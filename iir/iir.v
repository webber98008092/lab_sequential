==> flow/design.v <==
`timescale 1ns / 1ps
module iir(
    input signed [31:0] x,
    input clk,
    input reset,
    output reg signed [31:0] y
    );
    reg signed [31:0] x1;
    reg signed [31:0] x2;
    reg signed [31:0] y1;
    reg signed [31:0] y2;
    always@* begin
        y = 32'sd6*x+32'sd1*x1+32'sd2*x2-32'sd4*y1-32'sd3*y2;
    end 
    always@(posedge clk or posedge reset)
        if(reset)
            x1 <= 32'sd0;
        else
            x1 <= x;
    always@(posedge clk or posedge reset)
        if(reset)
            x2 <= 32'sd0;
        else
            x2 <= x1;
    always@(posedge clk or posedge reset)
        if(reset)
            y1 <= 32'sd0;
        else
            y1 <= y;
    always@(posedge clk or posedge reset)
        if(reset)
            y2 <= 32'sd0;
        else
            y2 <= y1;
endmodule
# Step by step through the tools: iir
# Tool output for the design above, in the order of the flow.
# Line numbers count from 1 in the design file above.
# Operators carry their Yosys type and port widths (W data, S select, Z words).
# Library cell names are shortened.
inputs:
  top: "iir"
  clock: "clk"
  lib: "sky130hd"
  pvt_corner: "tt_025C_1v80"

# Elaborated design
# Yosys after proc, flatten, opt, wreduce and memory -nomap, before mapping. Enables and synchronous resets that opt folds into registers are not counted as muxes. Memory bits, and registers merged into a memory's read port (data or address), are not among the register bits. Print and check cells are not counted. Equal cells are merged and count once.
word_totals:
  wordCells: 10
  inputBits: 34
  regBits: 127
classes:
  mul: 2
  addsub: 4
op_table:
  columns: ["op", "count"]
  rows:
  - ["$mul A3 B32 Y31 const A", 1]
  - ["$mul A3 B32 Y32 const A", 1]
  - ["$add A32 B32 Y32", 2]
  - ["$sub A32 B32 Y32", 2]

# Longest topological paths
# Depth = most cells in a row (Yosys ltp): at word level without a register or memory, in the mapped netlist without a sequential cell, where the memories' decode and read muxes count.
depth:
  depth_word: 5
  ABC_AREA: 0
  depth_mapped: 27

# Synthesis result
# The flow's flattened synthesis, as Yosys stat reports it; memories are mapped. The netlist is that of the ABC_AREA named above (0 if unset); the other value can give another one.
# The area totals of this step are shown rounded.
mapped:
  yosys_area_um2: 9900
  cell_count: 887
  n_buf: 2
  ff_cells: 127
by_type:
  columns: ["cell_type", "count", "area_total_um2"]
  rows:
  - ["dfrtp_1", 127, 3.18E+03]
  - ["fa_1", 119, 2.38E+03]
  - ["ha_1", 122, 1.53E+03]
  - ["inv_1", 202, 758.227]
  - ["xnor2_1", 48, 420.403]
  - ["a21oi_1", 49, 245.235]
  - ["o21ai_0", 30, 150.144]
  - ["xor2_1", 16, 140.134]
  - ["a21o_1", 14, 105.101]
  - ["nand2_1", 27, 101.347]
  - ["nor2_1", 26, 97.594]
  - ["o21a_1", 13, 97.594]
  - ["nand2b_1", 8, 50.048]
  - ["o21bai_1", 6, 45.043]
  - ["nor2b_1", 7, 43.792]
  - ["nor3_1", 7, 35.034]
  - ["o31a_1", 4, 35.034]
  - ["nand4_1", 5, 31.28]
# Other cell types: 35; their cells: 57.

# Timing after synthesis
# OpenSTA on the mapped netlist: ideal clock, no wires. The path of least setup slack (recovery checks aside). Input and output delay are each 20% of the period. Register names are those of the netlist, which keeps one name where synthesis merged equal registers.
synth_path:
  path_kind: "input-to-output"
  startpoint: "input x[1]"
  endpoint: "output y[31]"
  setup_slack_ns: 3.622
  tclk_ns: 15.1
  path_stages: 26
  required_time_ns: 12.080
  n_path_buf: 0
  arrival_ns: 8.458
  path_delay_ns: 5.438
  synth_period_reached_ns: 11.478
# "path_delay_ns" = arrival - input delay + setup time.
# At an output port there is no setup time.
# "path_stages" counts driving pins, that of a launching flip-flop among them; a cell with two outputs on the path counts twice.
# "synth_period_reached_ns" is the clock period less the worst setup slack; recovery checks do not enter. This is arithmetic on one report: input and output delays are still those of the set period (20% each).
# The rows between start and end are the longest chain of elaborated cells between them; the timing report does not say that the signal goes this way. Where chains are equally long, one stands for them.
# Each line given opens the expression or statement behind the cell; cells for indexed reads and writes are added by Yosys, which also makes memories of some case tables.
synth_via:
  path_cell_list: "ha_1 -> ha_1 -> inv_1 -> fa_1 -> nor2b_1 -> o31a_1 -> o31a_1 -> nand2_1 -> o21ai_0 -> a21o_1 -> a21oi_1 -> xnor2_1 -> fa_1 -> inv_1 -> fa_1 -> fa_1 -> inv_1 -> ha_1 -> o2111a_1 -> nand2b_1 -> nand2_1 -> a21oi_1 -> nor3_1 -> o41ai_1 -> a21oi_1 -> xnor3_1"
  elab_chain_cells: 5
  cone_cells: 5
  cone_classes: "add/sub (4); mul (1)"
synth_rtl:
  columns: ["element", "line", "rtl"]
  rows:
  - ["start: declaration", 3, "input signed [31:0] x,"]
  - ["$mul A3 B32 Y31", 13, "y = 32'sd6*x+32'sd1*x1+32'sd2*x2-32'sd4*y1-32'sd3*y2;"]
  - ["$add A32 B32 Y32 (2 in a row)", 13, null]
  - ["$sub A32 B32 Y32 (2 in a row)", 13, null]
  - ["end: declaration", 6, "output reg signed [31:0] y"]

# Path in the finished layout
# From the final timing report of flow run 1: the path of least setup slack in the routed layout; clock arrival at registers is part of the times.
layout_path:
  path_kind: "input-to-output"
  startpoint: "input x[2]"
  endpoint: "output y[31]"
  tclk_ns: 15.5
  setup_slack_ns: 2.05
  arrival_ns: 10.35
  path_stages: 28
  required_time_ns: 12.40
  n_path_buf: 2
# The rows between start and end are the longest chain of elaborated cells between them; the timing report does not say that the signal goes this way. Where chains are equally long, one stands for them.
layout_via:
  path_cell_list: "clkdlybuf4s50_1 -> ha_1 -> ha_1 -> inv_1 -> fa_1 -> nor2b_1 -> o31a_1 -> o31a_1 -> nand2_1 -> o21ai_0 -> a21o_1 -> a21oi_1 -> xnor2_1 -> fa_1 -> inv_1 -> fa_1 -> fa_1 -> inv_1 -> ha_1 -> o2111a_1 -> nand2b_1 -> nand2_1 -> a21oi_1 -> nor3_1 -> o41ai_1 -> a21oi_1 -> xnor3_1 -> clkdlybuf4s50_1"
  elab_chain_cells: 5
  cone_cells: 5
  cone_classes: "add/sub (4); mul (1)"
layout_rtl:
  columns: ["element", "line", "rtl"]
  rows:
  - ["start: declaration", 3, "input signed [31:0] x,"]
  - ["$mul A3 B32 Y31", 13, "y = 32'sd6*x+32'sd1*x1+32'sd2*x2-32'sd4*y1-32'sd3*y2;"]
  - ["$add A32 B32 Y32 (2 in a row)", 13, null]
  - ["$sub A32 B32 Y32 (2 in a row)", 13, null]
  - ["end: declaration", 6, "output reg signed [31:0] y"]

Wiki page: iir / flow data

Stored flow runs of iir (2 of them; Yosys, OpenROAD, sky130hd). They differ in their settings and are not a sequence. Constraints: input delay and output delay 20% of the set period each, output load 0.01 pF.
By "achievedPeriod_ns" is meant the clock period of the run minus its worst setup slack. This is arithmetic on one report: input and output delays are still those of the set period (20% each).
"worst_setup_path_time_ns" is the time allowed to the run's worst setup path (the clock period less input and output delay, where it has them) less its slack. Clock arrival times count: a late capture clock shortens it, a late launch clock lengthens it.
Values from the reports are rounded here.

--- flow run 1 ---
==> flow/run.sh <==
#!/bin/bash
# the make line also repeats the synthesis and layout settings of config.mk as NAME=value (left out here)
make -C /OpenROAD-flow-scripts/flow DESIGN_CONFIG=/design/flow/config.mk WORK_HOME=/design/flow/orfs CLKGATE_MAP_FILE= finish
==> flow/config.mk <==
export PLATFORM = sky130hd
export DESIGN_NAME = iir
export DESIGN_NICKNAME = iir
export VERILOG_FILES = /design/flow/design.v
export SDC_FILE = /design/flow/constraint.sdc
export NUM_CORES = 4
export LEC_CHECK = 0
export CAP_MARGIN = 20
export CORE_MARGIN = 2
export CORE_UTILIZATION = 40
export SLEW_MARGIN = 20
==> flow/constraint.sdc <==
create_clock -name core_clock -period 15.5 [get_ports {clk}]
set_input_delay 3.1000 -clock core_clock [delete_from_list [all_inputs] [get_ports {clk}]]
set_output_delay 3.1000 -clock core_clock [all_outputs]
set_load 0.01 [all_outputs]

==> results, as YAML <==
results:
  post_synth_area_um2: 9900
  achievedPeriod_ns: 13.455
  tns_ns: 0.000
  post_route_util_pct: 48
  worst_setup_path_time_ns: 7.25
  worst_path_kind: "input-to-output"
  final_die_area_um2: 26000
  worst_hold_slack_ns: 0.35
  fin_ws_ns: 2.0
  finalCellArea_um2: 12000

--- flow run 2 ---
==> flow/run.sh <==
#!/bin/bash
# the make line also repeats the synthesis and layout settings of config.mk as NAME=value (left out here)
make -C /OpenROAD-flow-scripts/flow DESIGN_CONFIG=/design/flow/config.mk WORK_HOME=/design/flow/orfs CLKGATE_MAP_FILE= finish
==> flow/config.mk <==
export PLATFORM = sky130hd
export DESIGN_NAME = iir
export DESIGN_NICKNAME = iir
export VERILOG_FILES = /design/flow/design.v
export SDC_FILE = /design/flow/constraint.sdc
export NUM_CORES = 4
export LEC_CHECK = 0
export CAP_MARGIN = 20
export CELL_PAD_IN_SITES_DETAIL_PLACEMENT = 1
export CORE_MARGIN = 2
export CORE_UTILIZATION = 16
export CTS_CLUSTER_DIAMETER = 36
export GPL_TIMING_DRIVEN = 0
export PLACE_DENSITY_LB_ADDON = 0.07
export SLEW_MARGIN = 20
export TNS_END_PERCENT = 90
==> flow/constraint.sdc <==
create_clock -name core_clock -period 17.1 [get_ports {clk}]
set_input_delay 3.4200 -clock core_clock [delete_from_list [all_inputs] [get_ports {clk}]]
set_output_delay 3.4200 -clock core_clock [all_outputs]
set_load 0.01 [all_outputs]

==> results, as YAML <==
results:
  worst_hold_slack_ns: 0.34
  tns_ns: 0.000
  final_die_area_um2: 64000
  post_synth_area_um2: 9900
  fin_ws_ns: 2.5
  finalCellArea_um2: 12000
  worst_setup_path_time_ns: 7.73
  worst_path_kind: "input-to-output"
  post_route_util_pct: 20
  achievedPeriod_ns: 14.568
