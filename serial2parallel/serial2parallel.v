==> flow/design.v <==
`timescale 1ns / 1ps
module serial2parallel(
    input serial_start,
    input d,
    input clk,
    input reset,
    output reg [7:0] a,
    output reg end_conversion
    );
    reg [3:0] counter;
    reg [7:0] state_reg; 
    reg [3:0] next_counter;
    reg [7:0] next_state; 
    reg [3:0] counter_temp;
    reg end_state;
    reg next_end_state;
    always@* begin
        if(serial_start)
            counter_temp = 0;
        else
            counter_temp = counter;
        if(counter_temp<8-1) begin
            next_state = (state_reg >> 1) | {d,7'd0} ;
            next_counter = counter_temp + 1;
        end 
        else if(counter_temp==8-1) begin
            next_state = (state_reg >> 1) | {d,7'd0} ;
            next_counter = counter_temp + 1;
        end
        else begin
            next_state = state_reg;
            next_counter = counter;         
        end
        if(counter >= 8) 
            a = next_state;
        else
            a = 8'd0;
        if(counter_temp == 8 && !end_state) begin
            next_end_state = 1;
            end_conversion = 1;
        end
        else if(serial_start) begin
            next_end_state = 0;
            end_conversion = 0;
        end
        else begin 
            next_end_state = end_state;
            end_conversion = 0;
        end
    end 
    always@(posedge clk or posedge reset)
        if(reset)
            counter <= 4'd8;
        else
            counter <= next_counter;
    always@(posedge clk or posedge reset)
        if(reset)
            state_reg <= 8'd0; 
        else
            state_reg <= next_state;
    always@(posedge clk or posedge reset)
        if(reset)
            end_state <= 0;
        else
            end_state <= next_end_state;       
endmodule
[Step by step through the tools: serial2parallel]
The steps from the RTL of serial2parallel to its reports follow in flow order.
Line numbers count from 1 in the design file above.
Operators carry their Yosys type and port widths (W data, S select, Z words).
The mark -- stands for no value.
Inputs
  top module: serial2parallel
  clock port: clk
  cell library: sky130hd
  timing corner: tt_025C_1v80

[After elaboration]
Yosys after proc, flatten, opt, wreduce and memory -nomap, before mapping. Memory bits, and registers merged into a memory's read port (data or address), are not among the register bits. Print and check cells are not counted. Equal cells are merged and count once.
Cells by class
  reductions and logical operators: 4
  shift operators: 0
  multiplexer cells: 9
  add/subtract/negate cells: 1
  $mul: 0
  bitwise logic cells: 1
  eq/ne operators: 2
  div/mod/pow operators: 0
  magnitude comparators: 2
Operator list (count)
  $mux W8: 3
  $mux W4: 3
  $or A7 B8 Y8: 1
  $reduce_bool A2 Y1: 2
  $add A4 B1 Y4 const B: 1
  $lt A4 B3 Y1 const B: 1
  $eq A4 B3 Y1 const B: 1
  $ge A4 B4 Y1 const B: 1
  $eq A4 B4 Y1 const B: 1
  $mux W1: 3
  $logic_and A1 B1 Y1: 1
  $logic_not A1 Y1: 1
Bit counts
  RAM bits: 0
  bits in registers: 13
  cells after elaboration: 22
  bits in read-only memories: 0
  latch bits: 0
  bits of input ports: 4
  clocked read ports x word width: 0
  output and inout bits: 9
  memories: 0

[Longest topological paths]
Yosys ltp: most cells in a row. Word level: on the elaborated netlist, between registers, memories and ports. Mapped: between sequential cells and ports; inverters and the memories' decode and read muxes count.
Logic depth
  depth in word-level cells: 5
  ABC_AREA: 0
  gate-level depth with buffers: 7

[After synthesis]
The flow's flattened synthesis, as Yosys stat reports it; memories are mapped. The netlist is that of the ABC_AREA named above (0 if unset); the other value can give another one.
Totals and module areas in this step are rounded.
Cell types
  sky130_fd_sc_hd__dfrtp_1: count 12, total area 300.288 µm²
  sky130_fd_sc_hd__mux2_2: count 9, total area 101.347 µm²
  sky130_fd_sc_hd__mux2i_1: count 8, total area 80.077 µm²
  sky130_fd_sc_hd__nor2b_1: count 10, total area 62.56 µm²
  sky130_fd_sc_hd__dfstp_2: count 1, total area 26.275 µm²
  sky130_fd_sc_hd__ha_1: count 2, total area 25.024 µm²
  sky130_fd_sc_hd__buf_6: count 2, total area 22.522 µm²
  sky130_fd_sc_hd__inv_1: count 5, total area 18.768 µm²
  sky130_fd_sc_hd__nand2b_4: count 1, total area 13.763 µm²
  sky130_fd_sc_hd__nor2b_4: count 1, total area 13.763 µm²
  sky130_fd_sc_hd__a32o_1: count 1, total area 10.01 µm²
  sky130_fd_sc_hd__xor2_1: count 1, total area 8.758 µm²
  sky130_fd_sc_hd__nand3b_1: count 1, total area 7.507 µm²
  sky130_fd_sc_hd__o21bai_1: count 1, total area 7.507 µm²
  sky130_fd_sc_hd__a31oi_1: count 1, total area 6.256 µm²
  sky130_fd_sc_hd__nand2b_1: count 1, total area 6.256 µm²
  sky130_fd_sc_hd__a21oi_1: count 1, total area 5.005 µm²
  sky130_fd_sc_hd__buf_2: count 1, total area 5.005 µm²
Not listed: further types 3, cells in them 3.
Mapped netlist
  sequential area: 0.000327 mm²
  buffer cells: 3
  flip-flops: 13
  cell area after synthesis: 0.000733 mm²
  cells in the netlist: 62

[Worst setup path after synthesis]
Source: OpenSTA report_checks on the synthesized netlist (no wires, ideal clock, input and output delay 20% of the period each), path of least setup slack; recovery checks are left aside. Register names are those of the netlist, which keeps one name where synthesis merged equal registers.
Path post-synthesis
  path kind: input-to-output
  start point: in serial_start
  end point: out end_conversion
  path delay: 0.851 ns
  stages: 7
  required time: 1.248 ns
  period: 1.56 ns
  time at the first pin: 0.312 ns
  data arrival time: 1.163 ns
  external output delay: 0.312 ns
  buffers on the path: 2
  input delay: 0.312 ns
  setup slack: 0.085 ns
  synthesis period reached: 1.475 ns
"path delay" = arrival - input delay + setup time.
At an output port there is no setup time.
"stages": output pins that drive a net of the path, with the launching flip-flop's if there is one; two outputs of one cell count as two.
"synthesis period reached" is the clock period less the worst setup slack; recovery checks do not enter. This is arithmetic on one report: input and output delays are still those of the set period (20% each).
Between the ends stands the longest chain of elaborated cells between them, by number of cells; it is not shown to be the way that was timed. Of several equally long chains one is given.
Each line given opens the expression or statement behind the cell; cells for indexed reads and writes are added by Yosys, which also makes memories of some case tables.
Between the ends, post-synthesis
  path through: sky130_fd_sc_hd__buf_6 -> sky130_fd_sc_hd__buf_6 -> sky130_fd_sc_hd__nor2b_1 -> sky130_fd_sc_hd__inv_1 -> sky130_fd_sc_hd__ha_1 -> sky130_fd_sc_hd__nand3b_1 -> sky130_fd_sc_hd__nor3_1
  length of the longest elaborated chain: 4
RTL lines, path post-synthesis
  from (decl): RTL line 3  | input serial_start,
  $mux W4: RTL line 18  | if(serial_start)
  $eq A4 B4 Y1: RTL line 38  | if(counter_temp == 8 && !end_state) begin
  $logic_and A1 B1 Y1: RTL line 38
  $mux W1: RTL line 38
  to (decl): RTL line 8  | output reg end_conversion

[Path in the finished layout]
Path of least setup slack in the final report of run 1 (OpenROAD, finished layout, wires in). Where an end is a register, its clock arrival counts in the times.
Path after layout
  path kind: input-to-output
  start point: in serial_start
  end point: out end_conversion
  stages: 8
  buffers on the path: 3
  time at the first pin: 0.46 ns
  input delay: 0.46 ns
  external output delay: 0.46 ns
  setup slack: 0.48 ns
  period: 2.32 ns
  required time: 1.86 ns
  data arrival time: 1.38 ns
Between the ends stands the longest chain of elaborated cells between them, by number of cells; it is not shown to be the way that was timed. Of several equally long chains one is given.
Between the ends, after layout
  path through: sky130_fd_sc_hd__buf_6 -> sky130_fd_sc_hd__buf_8 -> sky130_fd_sc_hd__nor2b_2 -> sky130_fd_sc_hd__inv_1 -> sky130_fd_sc_hd__ha_1 -> sky130_fd_sc_hd__nand3b_1 -> sky130_fd_sc_hd__nor3_2 -> sky130_fd_sc_hd__clkbuf_2
  length of the longest elaborated chain: 4
RTL lines, path after layout
  from (decl): RTL line 3  | input serial_start,
  $mux W4: RTL line 18  | if(serial_start)
  $eq A4 B4 Y1: RTL line 38  | if(counter_temp == 8 && !end_state) begin
  $logic_and A1 B1 Y1: RTL line 38
  $mux W1: RTL line 38
  to (decl): RTL line 8  | output reg end_conversion

Stored flow runs of serial2parallel (2 of them; Yosys, OpenROAD, sky130hd). They differ in their settings and are not a sequence. Constraints: input delay and output delay 20% of the set period each, output load 0.01 pF.
"achieved clock period" is the run's clock period less its worst setup slack. It is reckoned from that one timing run; input and output delays stay at 20% of the period that was set.
"worst setup path time" means the part of the period allowed to the worst setup path (the constraints hold back 20% at inputs and 20% at outputs) less its slack; where the path has registers, the arrival times of their clocks count too.
"power" is the tool's figure for a default switching activity; nothing was simulated.
The results are shown rounded.
[run 1] settings: period_ns=2.32, CORE_UTILIZATION=24, SETUP_SLACK_MARGIN=0.46, PLACE_DENSITY_LB_ADDON=0.18, HOLD_SLACK_MARGIN=-0.04, CORE_ASPECT_RATIO=1.18, CELL_PAD_IN_SITES_GLOBAL_PLACEMENT=0, CELL_PAD_IN_SITES_DETAIL_PLACEMENT=0, GPL_TIMING_DRIVEN=0, CAP_MARGIN=20, MIN_ROUTING_LAYER=met2, MAX_ROUTING_LAYER=met5, CORE_MARGIN=2, SLEW_MARGIN=20
[run 1] result: chip area after synthesis (Yosys) 0.000733 mm², die area 0.00351 mm², standard-cell area of the final layout 0.000911 mm², utilization 31.8 %, worst setup slack after layout 0.480 ns, total negative slack 0.000 ns, power 539 µW, achieved clock period 1.840 ns, worst setup path time 0.91 ns, worst setup path kind input-to-output
[run 2] settings: period_ns=1.48, CORE_UTILIZATION=56, SETUP_SLACK_MARGIN=0.01, PLACE_DENSITY_LB_ADDON=0.28, CORE_ASPECT_RATIO=0.97, CTS_CLUSTER_SIZE=20, CAP_MARGIN=30, MIN_ROUTING_LAYER=met2, MAX_ROUTING_LAYER=met4, CORE_MARGIN=2, SLEW_MARGIN=20
[run 2] result: chip area after synthesis (Yosys) 0.000733 mm², die area 0.00161 mm², standard-cell area of the final layout 0.00107 mm², utilization 90.6 %, worst setup slack after layout -0.310 ns, total negative slack -0.897 ns, power 960 µW, achieved clock period 1.790 ns, worst setup path time 1.49 ns, worst setup path kind reg-to-output
