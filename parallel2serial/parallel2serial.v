==> flow/design.v <==
`timescale 1ns / 1ps
module parallel2serial(
    input [7:0] a,
    input parallel_begin,
    input clk,
    input reset,
    output reg d,
    output reg serial_start,
    output reg serial_end
    );
    reg [3:0] counter;       
    reg [3:0] next_counter;
    reg [3:0] counter_temp;
    reg end_state;      
    reg next_end_state;
    reg working;    
    reg next_working;
    reg next_serial_start;
    always@* begin
        if(parallel_begin)
            counter_temp = 0;
        else
            counter_temp = counter;
        if(counter_temp == 0) begin
            next_counter = counter_temp + 1;
            next_working = 1;
            d = a[counter_temp];
        end
        else if(counter_temp <= 8-1) begin
            next_counter = counter_temp + 1;
            next_working = working;
            d = a[counter-1];
        end
        else if(!end_state && working && counter_temp == 8) begin
            next_counter = counter;
            next_working = working;
            d = a[counter-1];
        end
        else begin
            next_counter = counter;
            next_working = 0;
            d = 1'bx;
        end 
        if(counter_temp == 0)
            next_serial_start = 1;
        else
            next_serial_start = 0;
        if(counter_temp==8 && !end_state && working) begin
            next_end_state = 1;
            serial_end = 1;
        end
        else if(parallel_begin) begin
            next_end_state = 0;
            serial_end = 0;
        end 
        else begin
            next_end_state = end_state;
            serial_end = 0;
        end
    end 
    always@(posedge clk or posedge reset)
        if(reset)
            counter <= 4'd8;
        else
            counter <= next_counter;
    always@(posedge clk or posedge reset)
        if(reset)
            end_state <= 0;
        else
            end_state <=next_end_state;
    always@(posedge clk or posedge reset)
        if(reset)
            working <= 0;
        else
            working <= next_working;
    always@(posedge clk or posedge reset)
        if(reset)
            serial_start <= 0;
        else
            serial_start <= next_serial_start;
endmodule
# Step by step through the tools: parallel2serial
# Tool output for the design above, in the order of the flow.
# Line numbers count from 1 in the design file above.
# Library cell names are shortened.
# Not given: -
# inputs
top	parallel2serial
clock_port	clk
lib	sky130hd
pvt_corner	tt_025C_1v80

# Word level
# Source: Yosys, flattened and elaborated, memories not mapped. Widths are those after wreduce. Registers that Yosys merges into a memory's read port (data or address) are not register bits. Print and check cells do not count. Equal cells are merged and count once.
# bits
reg_bits	7
in_bits	11
out_inout_bits	3
elab_cells	34
# classes
n_addsub	2
n_cmp	1
n_eq	3
shifts	2
muxes	13
reduce_logical	9
# ops
cell	n
two-way mux 4 bit	3
two-way mux 1 bit	10
indexed select 8 x 4 -> 1 bit	1
indexed select 8 x 5 -> 1 bit	1
subtractor 4 x 1 -> 5 bit with constant B	1
logical AND 1 bit	4
inequality test 2 x 1 -> 1 bit with constant B	2
nonzero test 2 bit	2
adder 4 x 1 -> 4 bit with constant B	1
less-or-equal comparator 4 x 3 -> 1 bit with constant B	1
== test 4 bit with constant B	1
logical NOT 4 bit	1
AND reduction 2 bit	1
logical NOT 1 bit	1

# Logic depth
# Depth = most cells in a row (Yosys ltp): at word level without a register or memory, in the mapped netlist without a sequential cell, where the memories' decode and read muxes count.
# depth
word_depth	6
abc_area	0
depth_mapped	7

# Mapped cells and area
# Source: synth_stat.txt of the flow (Yosys; design flattened, memories mapped). It holds for the ABC_AREA given above (unset counts as 0); a run with the other value may have another netlist.
# synth_totals
stdcells	58
yosys_area_um2	570.5
seqArea_um2	176.4
ffs	7
buffers	3
# types
cell_type	n	area_total_um2
dfrtp_1	6	150.144
mux4_2	4	90.086
ha_1	3	37.536
inv_1	9	33.782
nand2b_1	5	31.28
mux2i_1	3	30.029
dfstp_2	1	26.275
mux2_2	2	22.522
o21ai_0	4	20.019
nand2_1	4	15.014
a31oi_1	2	12.512
o22ai_1	2	12.512
buf_6	1	11.261
nand4bb_1	1	11.261
a22o_1	1	8.758
xor2_1	1	8.758
a22oi_1	1	7.507
nand3b_1	1	7.507
# Other cell types: 6; their cells: 7.

# Timing after synthesis
# OpenSTA on the mapped netlist: ideal clock, no wires. The path of least setup slack (recovery checks aside). Input and output delay are each 20% of the period. Register names are those of the netlist, which keeps one name where synthesis merged equal registers.
# synth_timing
path_type	register -> output
from	register counter[0]
to	output d
period_ps	2100
out_delay_ps	420
t_first_pin_ps	0
arrival_ps	1731
slack_ps	-51
path_delay_ps	1731
path_stages	8
n_path_buf	1
synth_period_reached_ps	2151
# "path_delay_ps" = arrival - input delay + setup time.
# A path that ends at an output port has no setup time.
# "path_stages": output pins that drive a net of the path, with the launching flip-flop's if there is one; two outputs of one cell count as two.
# "synth_period_reached_ps" is the clock period less the worst setup slack; recovery checks do not enter. This is arithmetic on one report: input and output delays are still those of the set period (20% each).
# Between the ends stands the longest chain of elaborated cells between them, by number of cells; it is not shown to be the way that was timed. Of several equally long chains one is given.
# Each line given opens the expression or statement behind the cell; cells for indexed reads and writes are added by Yosys, which also makes memories of some case tables.
# synth_between
cell_sequence	dfrtp_1 buf_6 inv_1 ha_1 mux4_2 mux2i_1 mux2_2 o22ai_1
elab_chain_len	6
# synth_rtl
element	line_no	rtl
from (decl)	11	reg [3:0] counter;
from (assign)	63	counter <= 4'd8;
from (assign)	65	counter <= next_counter;
two-way mux 4 bit	20	if(parallel_begin)
== test 4 bit	34	else if(!end_state && working && counter_temp == 8) begin
logical AND 1 bit	34
two-way mux 1 bit	34
two-way mux 1 bit	29	else if(counter_temp <= 8-1) begin
two-way mux 1 bit	24	if(counter_temp == 0) begin
to (decl)	7	output reg d,

# Timing after layout
# Path of least setup slack in the final report of flow run 1 (OpenROAD, finished layout, wires in). Where an end is a register, its clock arrival counts in the times.
# The report prints the path's times to 10 ps; the period is as set.
# layout_timing
path_type	input -> output
from	input parallel_begin
to	output d
period_ps	3530
input_delay_ps	710
out_delay_ps	710
t_first_pin_ps	710
arrival_ps	2680
slack_ps	150
path_stages	8
n_path_buf	2
# Between the ends stands the longest chain of elaborated cells between them, by number of cells; it is not shown to be the way that was timed. Of several equally long chains one is given.
# layout_between
cell_sequence	clkdlybuf4s50_1 nand2b_1 ha_1 a22o_1 a31oi_1 nand2_1 o22ai_1 clkdlybuf4s50_1
elab_chain_len	6
# layout_rtl
element	line_no	rtl
from (decl)	4	input parallel_begin,
two-way mux 4 bit	20	if(parallel_begin)
== test 4 bit	34	else if(!end_state && working && counter_temp == 8) begin
logical AND 1 bit	34
two-way mux 1 bit	34
two-way mux 1 bit	29	else if(counter_temp <= 8-1) begin
two-way mux 1 bit	24	if(counter_temp == 0) begin
to (decl)	7	output reg d,

FLOW RESULTS
============

Design parallel2serial on sky130hd. What follows are 2 stored runs of the flow, each under its own settings; their order means nothing. The constraints put input and output delay at 20% of the set period each and load the outputs with 0.01 pF.
"clock_period_reached_ps" means the clock period less the worst setup slack. The figure is calculated, with input and output delays left at 20% of the set period.
By "worst_setup_path_time_ps" is meant the share of the clock period that the worst setup path is allowed (20% is reserved at inputs, 20% at outputs), minus its slack. Clock arrival times at its registers enter into it.
"totalPower_mw" is the tool's figure for a default switching activity; nothing was simulated.
"worst_setup_path_time_ps" is known to 10 ps.

Flow run 1, flow files:
==> flow/run.sh <==
#!/bin/bash
# the make line also repeats the synthesis and layout settings of config.mk as NAME=value (left out here)
make -C /OpenROAD-flow-scripts/flow DESIGN_CONFIG=/design/flow/config.mk WORK_HOME=/design/flow/orfs CLKGATE_MAP_FILE= finish
==> flow/config.mk <==
export PLATFORM = sky130hd
export DESIGN_NAME = parallel2serial
export DESIGN_NICKNAME = parallel2serial
export VERILOG_FILES = /design/flow/design.v
export SDC_FILE = /design/flow/constraint.sdc
export NUM_CORES = 4
export LEC_CHECK = 0
export CAP_MARGIN = 20
export CORE_MARGIN = 2
export CORE_UTILIZATION = 40
export SLEW_MARGIN = 20
==> flow/constraint.sdc <==
create_clock -name core_clock -period 3.53 [get_ports {clk}]
set_input_delay 0.7060 -clock core_clock [delete_from_list [all_inputs] [get_ports {clk}]]
set_output_delay 0.7060 -clock core_clock [all_outputs]
set_load 0.01 [all_outputs]

==> results of flow run 1, as CSV <==
result,value
synthArea_um2,570.5
final_die_area_um2,1744.3
finalCellArea_um2,740.7
final_util_frac,0.562
fin_ws_ps,146
fin_tns_ps,0
totalPower_mw,0.3151
clock_period_reached_ps,3384
worst_setup_path_time_ps,1970
worstPathKind,"input -> output"

Flow run 2, flow files:
==> flow/run.sh <==
#!/bin/bash
# the make line also repeats the synthesis and layout settings of config.mk as NAME=value (left out here)
make -C /OpenROAD-flow-scripts/flow DESIGN_CONFIG=/design/flow/config.mk WORK_HOME=/design/flow/orfs CLKGATE_MAP_FILE= finish
==> flow/config.mk <==
export PLATFORM = sky130hd
export DESIGN_NAME = parallel2serial
export DESIGN_NICKNAME = parallel2serial
export VERILOG_FILES = /design/flow/design.v
export SDC_FILE = /design/flow/constraint.sdc
export NUM_CORES = 4
export LEC_CHECK = 0
export ABC_AREA = 0
export CAP_MARGIN = 20
export CORE_ASPECT_RATIO = 1.04
export CORE_MARGIN = 2
export CORE_UTILIZATION = 70
export CTS_CLUSTER_DIAMETER = 270
export MAX_ROUTING_LAYER = met4
export MIN_ROUTING_LAYER = met2
export PLACE_DENSITY_LB_ADDON = 0.13
export SLEW_MARGIN = 20
export TNS_END_PERCENT = 15
==> flow/constraint.sdc <==
create_clock -name core_clock -period 3.79 [get_ports {clk}]
set_input_delay 0.7580 -clock core_clock [delete_from_list [all_inputs] [get_ports {clk}]]
set_output_delay 0.7580 -clock core_clock [all_outputs]
set_load 0.01 [all_outputs]

Flow run 2: no final report: floorplanning broke off with PDN-0185
